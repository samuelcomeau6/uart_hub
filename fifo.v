==> flow/design.v <==
module fifo_buff #(
	parameter LENGTH=16,
	parameter WIDTH=8
)(
	input clk,
	input [WIDTH-1:0] data_in,
	input in_clk,
	input out_clk,
	output [WIDTH-1:0] data_out,
	output full,
	output empty
);
	localparam ADD=1+(LENGTH <= 2) ? 1 : 
   (LENGTH <= 4) ? 2 : 
   (LENGTH <= 8) ? 3 : 
   (LENGTH <= 16) ? 4 : 
   (LENGTH <= 32) ? 5 : 
   (LENGTH <= 64) ? 6 : 
   (LENGTH <= 128) ? 7 : 
   (LENGTH <= 256) ? 8 : 
   (LENGTH <= 512) ? 9 : 
   (LENGTH <= 1024) ? 10 : 
   (LENGTH <= 2048) ? 11 : 
   (LENGTH <= 4096) ? 12 : 
   (LENGTH <= 8192) ? 13 : 
   (LENGTH <= 16384) ? 14 : 
   (LENGTH <= 32768) ? 15 : 
   (LENGTH <= 65536) ? 16 : 
   -1;
	reg [WIDTH-1:0] buffer [LENGTH-1:0];
	reg [ADD:0] write_addr,read_addr;
	reg full_r,empty_r;
	assign empty=empty_r;
	assign full=full_r;
	assign data_out=buffer[read_addr[ADD-1:0]];
	always @(*) begin
		if(write_addr==read_addr) empty_r=1;
		else empty_r=0;
		if((write_addr[ADD-1:0]==read_addr[ADD-1:0]) && (write_addr[ADD]!=read_addr[ADD])) full_r=1;
		else full_r=0;	
	end
	always @(negedge clk) begin
		if((~full_r)&&(in_clk)) begin
			buffer[write_addr[ADD-1:0]]<=data_in;
			write_addr<=write_addr+1;
		end
	end
	always @(negedge clk) begin
		if((~empty_r)&&(out_clk)) begin
			read_addr<=read_addr+1;
		end
	end
endmodule
From RTL to reports: fifo_buff
The steps from the RTL of fifo_buff to its reports follow in flow order.
Lines are those of the file above, counted from 1.
Operators: Yosys type, input widths -> output width; for muxes data width and select width s.
Cell names lack the library's common part.
{"block": "inputs", "top": "fifo_buff", "clk_port": "clk", "lib": "sky130hd", "corner": "tt_025C_1v80"}

Elaborated design
Source: Yosys, flattened and elaborated, memories not mapped. Widths are those after wreduce. Print and check cells do not count. Equal cells are merged and count once.
Yosys's memory passes give these memory sizes; they may raise the number of words (mostly to a power of two), join words into wider ones and drop unused or constant bits.
{"block": "classes", "mux": 6, "addsub": 2, "logic": 2, "equal": 3, "reduce_and_logical": 3}
{"block": "ops", "operator": "$mux 8", "n": 1}
{"block": "ops", "operator": "$add 2x1->2 const B", "n": 2}
{"block": "ops", "operator": "$mux 4", "n": 1}
{"block": "ops", "operator": "$mux 1", "n": 4}
{"block": "ops", "operator": "$logic_and 1x1->1", "n": 3}
{"block": "ops", "operator": "$not 1->1", "n": 2}
{"block": "ops", "operator": "$eq 2x2->1", "n": 1}
{"block": "ops", "operator": "$eq 1x1->1", "n": 1}
{"block": "ops", "operator": "$ne 1x1->1", "n": 1}
{"block": "bits", "ramBits": 128, "in_bits": 11, "word_cells": 19, "register_bits": 4, "output_inout_bits": 10, "clocked_rd_ports_x_width": 8, "n_memories": 1}
{"block": "memory_table", "name": "buffer", "words": 16, "word_bits": 8, "read_ports": 1, "write_ports": 1, "line": 30, "rtl": "reg [WIDTH-1:0] buffer [LENGTH-1:0];"}

Logic depth
Depth = most cells in a row (Yosys ltp): at word level without a register or memory, in the mapped netlist without a sequential cell, where the memories' decode and read muxes count.
{"block": "depth", "ltp_word": 6, "ABC_AREA": 1, "ltp_mapped": 7, "ltp_nobuf": 7}

Synthesis result
Source: synth_stat.txt of the flow (Yosys; design flattened, memories mapped). It holds for the ABC_AREA given above (unset counts as 0); a run with the other value may have another netlist.
Totals and module areas in this step are rounded.
{"block": "types", "cell_type": "edfxtp_1", "n": 20, "type_area_um2": 600.576}
{"block": "types", "cell_type": "mux2_1", "n": 8, "type_area_um2": 90.086}
{"block": "types", "cell_type": "nand2_2", "n": 5, "type_area_um2": 31.28}
{"block": "types", "cell_type": "inv_1", "n": 7, "type_area_um2": 26.275}
{"block": "types", "cell_type": "nand2_1", "n": 6, "type_area_um2": 22.522}
{"block": "types", "cell_type": "dfxtp_1", "n": 1, "type_area_um2": 20.019}
{"block": "types", "cell_type": "xor2_1", "n": 2, "type_area_um2": 17.517}
{"block": "types", "cell_type": "nand3_2", "n": 1, "type_area_um2": 10.01}
{"block": "types", "cell_type": "inv_2", "n": 2, "type_area_um2": 7.507}
{"block": "types", "cell_type": "nor2_1", "n": 2, "type_area_um2": 7.507}
{"block": "types", "cell_type": "buf_2", "n": 1, "type_area_um2": 5.005}
{"block": "types", "cell_type": "nand3_1", "n": 1, "type_area_um2": 5.005}
{"block": "synth_totals", "cells": 56, "area_um2": 843, "sequential_area_um2": 621, "ffs": 21, "buf_cells": 1}

==> runs of fifo_buff <==
Record of 2 stored runs of the RTL-to-layout flow on fifo_buff, platform sky130hd. The runs are unordered. Constraints: input delay and output delay 20% of the set period each, output load 0.01 pF.
"power_w" is the tool's figure for a default switching activity; nothing was simulated.
The results are shown rounded.

{"run": "run 1", "settings": { "period_ns": 2.19, "CORE_UTILIZATION": 35, "SETUP_SLACK_MARGIN": 0.25, "PLACE_DENSITY": 0.81, "CORE_ASPECT_RATIO": 0.54, "CORE_MARGIN": 7, "CELL_PAD_IN_SITES_DETAIL_PLACEMENT": 1, "ABC_AREA": 1, "CTS_CLUSTER_DIAMETER": 380, "SLEW_MARGIN": 15, "CAP_MARGIN": 20 }, "results": { "yosys_chip_area_um2": 843, "die_footprint_um2": 4050, "final_cell_area_um2": 1470, "finish.utilization_frac": 0.682, "worstSetupSlack_ns": -0.633, "fin_tns_ns": -6.06, "hold_ws_ns": 0.710, "power_w": 0.0015 }}
{"run": "run 2", "settings": { "period_ns": 3.04, "CORE_UTILIZATION": 48, "PLACE_DENSITY_LB_ADDON": 0.16, "CELL_PAD_IN_SITES_GLOBAL_PLACEMENT": 0, "GPL_TIMING_DRIVEN": 1, "CTS_CLUSTER_SIZE": 79, "CTS_CLUSTER_DIAMETER": 24, "CAP_MARGIN": 20, "CORE_MARGIN": 2, "SLEW_MARGIN": 20 }, "results": { "yosys_chip_area_um2": 835, "die_footprint_um2": 2090, "final_cell_area_um2": 1550, "finish.utilization_frac": 0.927, "worstSetupSlack_ns": -0.447, "fin_tns_ns": -4.35, "hold_ws_ns": 0.755, "power_w": 0.00205 }}
